==> flow/design.v <==
`timescale 1ns / 1ps
module hpf#(
    parameter signed [15:0] b0=8192, 
    parameter signed [15:0] b1=16384, 
    parameter signed [15:0] b2=8192, 
    parameter signed [15:0] a1=32046, 
    parameter signed [15:0] a2=15679 
    )
   (
    input signed [31:0] y1,
    output signed [31:0] y2,
    input insclk,
    output outsclk
    );
    reg signed [31:0] y2i=0;
    reg signed [31:0] y2i1=0;
    reg signed [31:0] y2i2=0;
    reg signed [31:0] y1i1=0;
    reg signed [31:0] y1i2=0;
    assign outsclk = insclk;
    assign y2=y2i;
    always @(posedge insclk) begin
        y2i<=($signed(8192)*y1+(-$signed(16384)*y1i1)+$signed(8192)*y1i2+($signed(32046)*y2i1)+(-$signed(15679)*y2i2))>>>15;
    end
    always @(negedge insclk) begin
        y2i2<=y2i1;
        y2i1<=y2i;
        y1i2<=y1i1;
        y1i1<=y1;
    end
endmodule
* From RTL to reports: hpf
Tool output for the design above, in the order of the flow. Line numbers count from 1 in the design file above. Library cell names are shortened. Not given: --
Set-up: design top hpf, clock port insclk, library sky130hd, library corner tt_025C_1v80

* Elaborated design
Yosys after proc, flatten, opt, wreduce and memory -nomap, before mapping. Enables and synchronous resets that opt folds into registers are not counted as muxes. Memory bits, and registers merged into a memory's read port (data or address), are not among the register bits. Print and check cells are not counted. Equal cells are merged and count once.
Operators by class: $mul 2, $add $sub $neg 5
Operator list (number):
- 15-bit by 17-bit multiplier with 32-bit output with constant A | 1
- 15-bit by 17-bit multiplier with 31-bit output with constant A | 1
- 32-bit adder | 4
- 18-bit negator | 1
Bit counts: bits in registers 89, output and inout bits 33, input bits 33, elaborated cells 12

* Logic depth
Yosys ltp: most cells in a row. Word level: on the elaborated netlist, between registers, memories and ports. Mapped: between sequential cells and ports; inverters and the memories' decode and read muxes count.
Depth: word-level depth 5, ABC_AREA 0, depth in mapped cells 39, mapped depth without buffers 39

* Synthesis result
Yosys stat after the flow's synthesis: flattened, memories mapped to cells. It holds for the ABC_AREA given above (unset counts as 0); a run with the other value may have another netlist. Totals and module areas in this step are rounded.
Synthesis totals: buffers 19, cell area after synthesis 14000 sq um, flip-flops 89, cell count 1348, sequential area 1800 sq um
Cell types:
- fa_1 | number 227, total area 4.54E+03 sq um
- ha_1 | number 279, total area 3.49E+03 sq um
- dfxtp_1 | number 89, total area 1.78E+03 sq um
- inv_1 | number 399, total area 1.5E+03 sq um
- xnor2_1 | number 59, total area 516.746 sq um
- xor2_1 | number 28, total area 245.235 sq um
- a21o_1 | number 24, total area 180.173 sq um
- a21oi_1 | number 36, total area 180.173 sq um
- mux2i_1 | number 13, total area 130.125 sq um
- buf_4 | number 16, total area 120.115 sq um
- nor2_1 | number 28, total area 105.101 sq um
- nand2_1 | number 27, total area 101.347 sq um
- o21ai_0 | number 19, total area 95.091 sq um
- nor2b_1 | number 10, total area 62.56 sq um
- nand2b_1 | number 7, total area 43.792 sq um
- o21a_1 | number 5, total area 37.536 sq um
- nand3_1 | number 7, total area 35.034 sq um
- nor3_1 | number 7, total area 35.034 sq um
Not listed: further types 41, cells in them 68.

Settings and measured results of 2 stored flow runs for module hpf (sky130hd), not sorted in any way. The constraints put input and output delay at 20% of the set period each and load the outputs with 0.01 pF.
Measured values are rounded.

* Stored run 1 | settings: period_ns 34.6; CORE_UTILIZATION 23; SETUP_SLACK_MARGIN 5.0; PLACE_DENSITY_LB_ADDON 0.19; HOLD_SLACK_MARGIN 0.16; GPL_TIMING_DRIVEN 0; CTS_CLUSTER_DIAMETER 162; CAP_MARGIN 10; CORE_MARGIN 2; SLEW_MARGIN 20 | results: netlist area reported by Yosys 14000 sq um; worst setup slack after layout 7100 ps; worst hold slack after layout 330 ps; area inside the die boundary 62000 sq um; final setup TNS 0 ps; standard-cell area of the final layout 16000 sq um; final design utilization 0.27
* Stored run 2 | settings: period_ns 24.6; CORE_UTILIZATION 16; SETUP_SLACK_MARGIN 4.56; PLACE_DENSITY_LB_ADDON 0.21; CORE_MARGIN 7; CELL_PAD_IN_SITES_GLOBAL_PLACEMENT 2; CELL_PAD_IN_SITES_DETAIL_PLACEMENT 0; ABC_AREA 1; GPL_TIMING_DRIVEN 1; GPL_ROUTABILITY_DRIVEN 1; CTS_CLUSTER_SIZE 85; MAX_ROUTING_LAYER met4; CAP_MARGIN 20; SLEW_MARGIN 20 | results: netlist area reported by Yosys 14000 sq um; worst setup slack after layout 3400 ps; worst hold slack after layout 320 ps; area inside the die boundary 98000 sq um; final setup TNS 0 ps; standard-cell area of the final layout 19000 sq um; final design utilization 0.22
