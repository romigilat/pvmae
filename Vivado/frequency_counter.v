==> flow/design.v <==
`timescale 1ns / 1ps
module frequency_counter #
(
    parameter ADC_WIDTH = 14,
    parameter AXIS_TDATA_WIDTH = 32,
    parameter COUNT_WIDTH = 32,
    parameter HIGH_THRESHOLD = -100,
    parameter LOW_THRESHOLD = -150
)
(
    (* X_INTERFACE_PARAMETER = "FREQ_HZ 125000000" *)
    input   datain,
    input                          clk,
    output                          outclk,
    input [COUNT_WIDTH-1:0]        Ncycles,
    output dataout,
	output [COUNT_WIDTH-1:0]       counter_output
);
    wire    data;
    reg                            state, state_next;
    reg [COUNT_WIDTH-1:0]          counter=0, counter_next=0;
    reg [COUNT_WIDTH-1:0]          counter_output=0, counter_output_next=0;
    reg [COUNT_WIDTH-1:0]          cycle=0, cycle_next=0;
    assign outclk = clk;
    assign  dataout = datain;
    assign  data = datain;   
    always @(posedge clk) 
    begin
            state <= state_next;
    end   
    always @(*)             
    begin
        if (data == 1) begin
            state_next = 1;
            end
        else if (data ==0) begin
            state_next = 0;
            end
        else begin
            state_next = state;
            end
    end
    always @(posedge clk) 
    begin
        counter <= counter_next;
        counter_output <= counter_output_next;
        cycle <= cycle_next;
    end
    always @*  
    begin
        counter_next = counter + 1;  
        counter_output_next = counter_output;
        cycle_next = cycle;
        if (state > state_next)  
        begin
            cycle_next = cycle + 1;  
            if (cycle >= Ncycles-1) 
            begin
                counter_next = 0;
                counter_output_next = counter;
                cycle_next = 0;
            end
        end
   end
endmodule
* Tool chain data of frequency_counter
What the tools print for frequency_counter, step after step.
Lines are those of the file above, counted from 1.
Cell names lack the library's common part.
A cell with -- has no value.
- Top module :: frequency_counter
- Clock input :: clk
- Standard-cell library :: sky130hd
- Timing corner :: tt_025C_1v80

* Word level
Source: Yosys, flattened and elaborated, memories not mapped. Widths are those after wreduce. Registers that Yosys merges into a memory's read port (data or address) are not register bits. Print and check cells do not count. Equal cells are merged and count once.
- Muxes and demuxes :: 3
- $add $sub $neg :: 3
- $lt $le $gt $ge :: 2
- Reductions and logical operators :: 1
** Operator list (number)
- 32-bit by 1-bit adder with 32-bit output with constant B :: 2
- 32-bit 2-to-1 mux :: 2
- 32-bit by 1-bit subtractor with 32-bit output with constant B :: 1
- 32-bit greater-or-equal comparator :: 1
- 2-bit AND reduction :: 1
- 1-bit > comparator :: 1
- 1-bit 2-to-1 mux :: 1
- Flip-flop bits (word level) :: 97
- Input port bits :: 34

* Depth
Depth = most cells in a row (Yosys ltp): at word level without a register or memory, in the mapped netlist without a sequential cell, where the memories' decode and read muxes count.
- Depth in word-level cells :: 4
- ABC_AREA :: 0
- Depth in mapped cells :: 13
- Depth with buffers taken out :: 12

* After synthesis
Yosys stat after the flow's synthesis: flattened, memories mapped to cells. It holds for the ABC_AREA given above (unset counts as 0); a run with the other value may have another netlist.
- Flip-flop cells :: 97
- Buffer cells :: 26
- Mapped cells :: 536
- Mapped area :: 5600.4 µm²
- Sequential part of the area :: 2582.5 µm²
** Cell types
- edfxtp_1 :: number 64, area in all 1.92E+03 µm²
- dfxtp_1 :: number 33, area in all 660.634 µm²
- xnor2_1 :: number 60, area in all 525.504 µm²
- a211oi_1 :: number 65, area in all 487.968 µm²
- ha_1 :: number 35, area in all 437.92 µm²
- xor2_1 :: number 29, area in all 253.994 µm²
- nand3_1 :: number 26, area in all 130.125 µm²
- nor2_1 :: number 34, area in all 127.622 µm²
- nand2_1 :: number 31, area in all 116.362 µm²
- nand4_1 :: number 18, area in all 112.608 µm²
- nor3_1 :: number 20, area in all 100.096 µm²
- clkbuf_1 :: number 24, area in all 90.086 µm²
- and4_1 :: number 9, area in all 78.826 µm²
- nor4_1 :: number 12, area in all 75.072 µm²
- a21oi_1 :: number 12, area in all 60.058 µm²
- inv_1 :: number 14, area in all 52.55 µm²
- nor3b_1 :: number 5, area in all 37.536 µm²
- or4_1 :: number 5, area in all 37.536 µm²
Other cell types: 20; their cells: 40.

Data sheet: physical implementation of frequency_counter

Design frequency_counter on sky130hd. What follows are 2 stored runs of the flow, each under its own settings; their order means nothing. The constraints put input and output delay at 20% of the set period each and load the outputs with 0.01 pF.
"period achieved" = clock period - worst setup slack. The figure is calculated, with input and output delays left at 20% of the set period.
"total power after layout" rests on the timing tool's default activity at the inputs, not on a simulated workload.

** Stored run 1
- Settings :: period_ns=4.1; CORE_UTILIZATION=57; SETUP_SLACK_MARGIN=0.29; PLACE_DENSITY=0.52; CORE_ASPECT_RATIO=0.86; CORE_MARGIN=9; CELL_PAD_IN_SITES_DETAIL_PLACEMENT=0; CAP_MARGIN=20; SLEW_MARGIN=20
- Area of the synthesized netlist :: 5600.4 µm²
- Die area :: 13727.4 µm²
- Standard-cell area after routing :: 8197.9 µm²
- Setup slack of the critical path :: -0.503 ns
- Lowest hold slack :: 0.500 ns
- Total power after layout :: 0.002726 W
- Period achieved :: 4.603 ns

** Stored run 2
- Settings :: period_ns=12.2; CORE_UTILIZATION=18; PLACE_DENSITY_LB_ADDON=0.25; CORE_MARGIN=4; TNS_END_PERCENT=20; GPL_TIMING_DRIVEN=0; CTS_CLUSTER_DIAMETER=42; CAP_MARGIN=20; SLEW_MARGIN=20
- Area of the synthesized netlist :: 5600.4 µm²
- Die area :: 33999.7 µm²
- Standard-cell area after routing :: 7203.2 µm²
- Setup slack of the critical path :: 2.824 ns
- Lowest hold slack :: 0.472 ns
- Total power after layout :: 0.0008666 W
